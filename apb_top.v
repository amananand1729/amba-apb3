==> flow/design.v <==
`timescale 1ns / 1ps
module apb_master(
    input pclk, presetn, pready, pslverr, 
    input [31:0] prdata,wdata,addr,
    input start,write,
    input [3:0] strb,
    input [2:0] prot,
    output reg psel,penable,pwrite,
    output reg [31:0] paddr,pwdata,
    output reg [3:0] pstrb,
    output reg [2:0] pprot,
    output reg done,error,
    output reg [31:0] rdata
    );
    parameter idle=2'b00,
              setup=2'b01,
              access=2'b10;
    reg [1:0] state, next;  
    always @(posedge pclk, negedge presetn) 
    begin
        if(!presetn) state<=idle;
        else state<=next;
    end 
    always @(*) begin
        case(state)
        idle: next = start?setup:idle;
        setup: next = access;
        access: next=pready?idle:access;
        default: next=idle;
    endcase    
    end 
    always @(posedge pclk,negedge presetn)
    begin
        if(!presetn) begin
        psel<=0;
        penable<=0;
        done<=0;
        error<=0;
        paddr <= 0;
        pwrite <= 0;
        pwdata <= 0;
        pstrb <= 0;
        pprot <= 0;
        rdata <= 0;
        end else begin
        case(state)
        idle: begin
            done<=0;
            error<=0;
            psel<=0;
            penable<=0;
        end
        setup: begin
            psel<=1;
            penable<=0;
            paddr<=addr;
            pwrite<=write;
            pwdata<=wdata;
            pstrb<=strb;
            pprot<=prot;
        end
        access: begin
            penable<=1;
            if(pready) begin
                done<=1;
                error<=pslverr;
                if(!write) rdata<=prdata;
            end
        end
    endcase
    end
    end      
endmodule
`timescale 1ns / 1ps
module apb_slave #(
    parameter base_addr = 32'h0000_0000
)(
    input         pclk,
    input         presetn,
    input         psel,
    input         penable,
    input         pwrite,
    input  [31:0] paddr,
    input  [31:0] pwdata,
    input  [3:0]  pstrb,
    input  [2:0]  pprot,
    output reg [31:0] prdata,
    output reg        pready,
    output reg        pslverr
);
    reg [31:0] regfile [0:3];
    wire [1:0] reg_sel    = paddr[3:2];
    wire       addr_valid = (paddr[31:4] == base_addr[31:4]);
    always @(posedge pclk or negedge presetn) begin
        if (!presetn) begin
            pready <= 0;
        end else begin
            pready <= (psel && penable);  
        end
    end
    always @(posedge pclk or negedge presetn) begin
        if (!presetn) begin
            pslverr <= 0;
        end else if (psel && penable) begin
            pslverr <= ~addr_valid;
        end else begin
            pslverr <= 0;
        end
    end
    always @(posedge pclk or negedge presetn) begin
        if (!presetn) begin
            regfile[0] <= 0;
            regfile[1] <= 0;
            regfile[2] <= 0;
            regfile[3] <= 0;
        end else if (psel && penable && pwrite && addr_valid) begin
            if (pstrb[0]) regfile[reg_sel][7:0]   <= pwdata[7:0];
            if (pstrb[1]) regfile[reg_sel][15:8]  <= pwdata[15:8];
            if (pstrb[2]) regfile[reg_sel][23:16] <= pwdata[23:16];
            if (pstrb[3]) regfile[reg_sel][31:24] <= pwdata[31:24];
        end
    end
    always @(posedge pclk or negedge presetn) begin
        if (!presetn) begin
            prdata <= 0;
        end else if (psel && penable && !pwrite && addr_valid) begin
            prdata <= regfile[reg_sel];
        end
    end
endmodule
`timescale 1ns / 1ps
module apb_top(
    input        pclk,
    input        presetn,
    input        start,
    input        write,
    input [31:0] addr,
    input [31:0] wdata,
    input [3:0]  strb,
    input [2:0]  prot,
    output [31:0] rdata,
    output        done,
    output        error
);
    wire        psel;
    wire        penable;
    wire        pwrite;
    wire [31:0] paddr;
    wire [31:0] pwdata;
    wire [3:0]  pstrb;
    wire [2:0]  pprot;
    wire [31:0] prdata_int;
    wire        pready_int;
    wire        pslverr_int;
    wire psel0 = psel && (paddr[31:12] == 20'h00000);   
    wire psel1 = psel && (paddr[31:12] == 20'h0001);   
    wire [31:0] prdata0;
    wire        pready0;
    wire        pslverr0;
    wire [31:0] prdata1;
    wire        pready1;
    wire        pslverr1;
    assign prdata_int = psel0 ? prdata0
                      : psel1 ? prdata1
                      : 32'h0000_0000;
    assign pready_int = psel0 ? pready0
                      : psel1 ? pready1
                      : 1'b0;
    assign pslverr_int= psel0 ? pslverr0
                      : psel1 ? pslverr1
                      : 1'b1;
    apb_master master (
        .pclk    (pclk),
        .presetn (presetn),
        .start   (start),
        .write   (write),
        .addr    (addr),
        .wdata   (wdata),
        .strb    (strb),
        .prot    (prot),
        .psel    (psel),
        .penable (penable),
        .pwrite  (pwrite),
        .paddr   (paddr),
        .pwdata  (pwdata),
        .pstrb   (pstrb),
        .pprot   (pprot),
        .done    (done),
        .error   (error),
        .rdata   (rdata),
        .prdata  (prdata_int),
        .pready  (pready_int),
        .pslverr (pslverr_int)
    );
    apb_slave #(.base_addr(32'h0000_0000)) slave0 (
        .pclk    (pclk),
        .presetn (presetn),
        .psel    (psel0),
        .penable (penable),
        .pwrite  (pwrite),
        .paddr   (paddr),
        .pwdata  (pwdata),
        .pstrb   (pstrb),
        .pprot   (pprot),
        .prdata  (prdata0),
        .pready  (pready0),
        .pslverr (pslverr0)
    );
    apb_slave #(.base_addr(32'h0000_1000)) slave1 (
        .pclk    (pclk),
        .presetn (presetn),
        .psel    (psel1),
        .penable (penable),
        .pwrite  (pwrite),
        .paddr   (paddr),
        .pwdata  (pwdata),
        .pstrb   (pstrb),
        .pprot   (pprot),
        .prdata  (prdata1),
        .pready  (pready1),
        .pslverr (pslverr1)
    );
endmodule
# From RTL to reports: apb_top

What the tools print for apb_top, step after step.
Line numbers count from 1 in the design file above.
Operators: Yosys type, input widths -> output width; for muxes data width and select width s.
Library cell names are shortened.
A cell with -- has no value.

Top: apb_top
Clock port: pclk
Standard-cell library: sky130hd
Timing corner: tt_025C_1v80

# Elaborated design

Source: Yosys, flattened and elaborated. Widths are those after wreduce. Registers that Yosys merges into a memory's read port (data or address) are not register bits. Print and check cells do not count.

RAM bits: 0
Input bits: 75
Latch bits: 0
Bits in read-only memories: 0
Memory cells: 0
Output and inout port bits: 34
Word width x clocked read ports: 0
Register bits: 431

Order comparisons: 0
Shift operators: 0
$mul: 0
Bitwise gates (word level): 3
Multiplexer cells: 19
Equality and inequality tests: 8
Div/mod/pow operators: 0
Add/sub/neg operators: 0
Reductions and logical operators: 55

Operator list:

| cell                | count |
| $pmux 32 s4         | 2 |
| $reduce_and 3->1    | 33 |
| $mux 32             | 2 |
| $eq 28x9->1 const B | 1 |
| $logic_not 28->1    | 1 |
| $eq 20x1->1 const B | 1 |
| $logic_not 20->1    | 1 |
| $logic_and 1x1->1   | 12 |
| $mux 1              | 9 |
| $pmux 1 s2          | 4 |
| $eq 2x2->1 const B  | 3 |
| $reduce_bool 2->1   | 3 |
| $pmux 2 s3          | 1 |
| $eq 2x1->1 const B  | 2 |
| $logic_not 2->1     | 2 |
| $not 1->1           | 3 |
| $ne 2x2->1 const B  | 1 |
| $reduce_and 2->1    | 1 |
| $reduce_or 2->1     | 1 |
| $mux 2              | 1 |
| $logic_not 1->1     | 1 |

# Longest topological paths

Longest topological path by Yosys (ltp), each cell counted once; first at word level (registers and memories cut), then after technology mapping (sequential cells cut; the memories' decode and read muxes count).

Depth in word-level cells: 6
ABC_AREA: 0
Gate-level depth with buffers: 6

# Mapped cells and area

Yosys stat after the flow's synthesis: flattened, memories mapped to cells. It holds for the ABC_AREA given above (unset counts as 0); a run with the other value may have another netlist.

Buffer cells: 45
Mapped flip-flops: 430
Cell count: 1082
Synthesis area: 18549.0 sq um

Cell types:

| cell type | count |
| dfrtp_1   | 429 |
| mux2_2    | 437 |
| mux4_2    | 64 |
| nor3_4    | 32 |
| mux2_4    | 8 |
| clkbuf_1  | 23 |
| nand4_4   | 4 |
| mux2_1    | 7 |
| nor4_4    | 3 |
| buf_2     | 10 |
| nand2b_1  | 6 |
| nor4_1    | 6 |
| buf_1     | 8 |
| nor4b_2   | 2 |
| dfstp_2   | 1 |
| nand2_1   | 7 |
| buf_4     | 3 |
| and4b_1   | 2 |

Not listed: further types 19, cells in them 30.
By module: a second synthesis without flattening, with its own total; a netlist apart from the flattened one above.

Cell total of the unflattened synthesis: 1150
Area (unflattened synthesis): 19424.9 sq um

Rows give one instance, submodules left out.

Modules:

| module                      | times used | area (sq um) | cells | sequential area (sq um) |
| apb_slave #(base_addr=4096) | 1          | 7146.9       | 409   | 4053.9 |
| apb_slave #(base_addr=0)    | 1          | 7138.1       | 409   | 4053.9 |
| apb_master                  | 1          | 4260.3       | 243   | 2778.9 |
| apb_top                     | 1          | 879.6        | 89    | 0.0 |

# Path before layout

Path of least setup slack by OpenSTA after synthesis, without wires, with an ideal clock, recovery checks aside; 20% of the period is set as input and as output delay. Where synthesis merged equal registers, the netlist keeps one of their names.

Kind: flip-flop to flip-flop
From: reg master.paddr[29]
To: reg slave0.regfile[2][24]
Driving pins on the path: 5
Launch time at the first pin: 0 ps
Buffers on the path: 0
Path slack: 266 ps
Period: 2710 ps
Path delay: 2444 ps
Data arrival time: 2319 ps
Synthesis period reached: 2444 ps

"path delay" is the arrival time less input delay plus setup time.
"driving pins on the path" counts driving pins, that of a launching flip-flop among them; a cell with two outputs on the path counts twice.
"synthesis period reached" is the clock period less the worst setup slack; recovery checks do not enter. This is arithmetic on one report: input and output delays are still those of the set period (20% each).
Between the ends stands the longest chain of elaborated cells between them, by number of cells; it is not shown to be the way that was timed. Of several equally long chains one is given.
A line is the first line of the expression or statement that the cell stems from. Yosys adds cells for indexed reads and writes and turns some case tables into memories.

Cells stage by stage: dfrtp_1 > nor4_4 > nand4_4 > nor3_4 > mux2_4
Cells in the longest elaborated chain: 6
Elaborated cells between the ends (all ways): 7
Classes of those cells: reduce/logical (7)

Ends and longest elaborated chain, post-synthesis:

| what                           | RTL line | source |
| start, declared                | 9        | `output reg [31:0] paddr,pwdata,` |
| start, assigned                | 39       | `paddr <= 0;` |
| start, assigned                | 56       | `paddr<=addr;` |
| $logic_not 20->1               | 155      | `wire psel0 = psel && (paddr[31:12] == 20'h00000);` |
| $logic_and 1x1->1              | 155      |  |
| $logic_and 1x1->1 (3 in a row) | 116      | `end else if (psel && penable && pwrite && addr_valid) begin` |
| $reduce_and 3->1               | --       |  |
| end, assigned                  | 114      | `regfile[2] <= 0;` |
| end, assigned                  | 120      | `if (pstrb[3]) regfile[reg_sel][31:24] <= pwdata[31:24];` |
| end, declared                  | 91       | `reg [31:0] regfile [0:3];` |

# Worst path after layout

From the final timing report of run A: the path of least setup slack in the routed layout; clock arrival at registers is part of the times.
The report prints the path's times to 10 ps; the period is as set.

Kind: flip-flop to flip-flop
From: reg master.paddr[5]
To: reg slave1.regfile[3][29]
Path slack: 900 ps
Data arrival time: 3350 ps
Buffers on the path: 0
Period: 3830 ps
Driving pins on the path: 5
Launch time at the first pin: 540 ps

Between the ends stands the longest chain of elaborated cells between them, by number of cells; it is not shown to be the way that was timed. Of several equally long chains one is given.

Cells stage by stage: dfrtp_1 > nor4_4 > nand4_4 > nor3_4 > mux2_2
Cells in the longest elaborated chain: 3
Elaborated cells between the ends (all ways): 3
Classes of those cells: eq/ne (1); reduce/logical (2)

Ends and longest elaborated chain, after layout:

| what              | RTL line | source |
| start, declared   | 9        | `output reg [31:0] paddr,pwdata,` |
| start, assigned   | 39       | `paddr <= 0;` |
| start, assigned   | 56       | `paddr<=addr;` |
| $eq 28x9->1       | 93       | `wire       addr_valid = (paddr[31:4] == base_addr[31:4]);` |
| $logic_and 1x1->1 | 116      | `end else if (psel && penable && pwrite && addr_valid) begin` |
| $reduce_and 3->1  | --       |  |
| end, assigned     | 115      | `regfile[3] <= 0;` |
| end, assigned     | 120      | `if (pstrb[3]) regfile[reg_sel][31:24] <= pwdata[31:24];` |
| end, declared     | 91       | `reg [31:0] regfile [0:3];` |

apb_top through Yosys and OpenROAD on sky130hd: 2 stored runs, unordered, with their settings and measured results. The constraints put input and output delay at 20% of the set period each and load the outputs with 0.01 pF.
"total design power" rests on the timing tool's default activity at the inputs, not on a simulated workload.

## Run A

==> flow/run.sh <==
#!/bin/bash
# the make line also repeats the synthesis and layout settings of config.mk as NAME=value (left out here)
make -C /OpenROAD-flow-scripts/flow DESIGN_CONFIG=/design/flow/config.mk WORK_HOME=/design/flow/orfs CLKGATE_MAP_FILE= finish
==> flow/config.mk <==
export PLATFORM = sky130hd
export DESIGN_NAME = apb_top
export DESIGN_NICKNAME = apb_top
export VERILOG_FILES = /design/flow/design.v
export SDC_FILE = /design/flow/constraint.sdc
export NUM_CORES = 4
export LEC_CHECK = 0
export ABC_AREA = 0
export CAP_MARGIN = 20
export CELL_PAD_IN_SITES_DETAIL_PLACEMENT = 1
export CORE_ASPECT_RATIO = 1.72
export CORE_MARGIN = 2
export CORE_UTILIZATION = 54
export CTS_CLUSTER_SIZE = 94
export GPL_ROUTABILITY_DRIVEN = 1
export MIN_ROUTING_LAYER = met2
export PLACE_DENSITY_LB_ADDON = 0.18
export SETUP_SLACK_MARGIN = 0.83
export SLEW_MARGIN = 20
==> flow/constraint.sdc <==
create_clock -name core_clock -period 3.83 [get_ports {pclk}]
set_input_delay 0.7660 -clock core_clock [delete_from_list [all_inputs] [get_ports {pclk}]]
set_output_delay 0.7660 -clock core_clock [all_outputs]
set_load 0.01 [all_outputs]

| result of run A | value |
|---|---|
| total design power | 9.216 mW |
| final setup TNS | 0 ps |
| lowest setup slack | 904 ps |
| area inside the die boundary | 35903.5 sq um |
| chip area after synthesis (Yosys) | 18549.0 sq um |
| utilization after layout | 63.3 % |

## Run B

==> flow/run.sh <==
#!/bin/bash
# the make line also repeats the synthesis and layout settings of config.mk as NAME=value (left out here)
make -C /OpenROAD-flow-scripts/flow DESIGN_CONFIG=/design/flow/config.mk WORK_HOME=/design/flow/orfs CLKGATE_MAP_FILE= finish
==> flow/config.mk <==
export PLATFORM = sky130hd
export DESIGN_NAME = apb_top
export DESIGN_NICKNAME = apb_top
export VERILOG_FILES = /design/flow/design.v
export SDC_FILE = /design/flow/constraint.sdc
export NUM_CORES = 4
export LEC_CHECK = 0
export CAP_MARGIN = 20
export CORE_MARGIN = 2
export CORE_UTILIZATION = 40
export SLEW_MARGIN = 20
==> flow/constraint.sdc <==
create_clock -name core_clock -period 2.42 [get_ports {pclk}]
set_input_delay 0.4840 -clock core_clock [delete_from_list [all_inputs] [get_ports {pclk}]]
set_output_delay 0.4840 -clock core_clock [all_outputs]
set_load 0.01 [all_outputs]

| result of run B | value |
|---|---|
| total design power | 15.282 mW |
| final setup TNS | 0 ps |
| lowest setup slack | 160 ps |
| area inside the die boundary | 48110.0 sq um |
| chip area after synthesis (Yosys) | 18549.0 sq um |
| utilization after layout | 49.8 % |
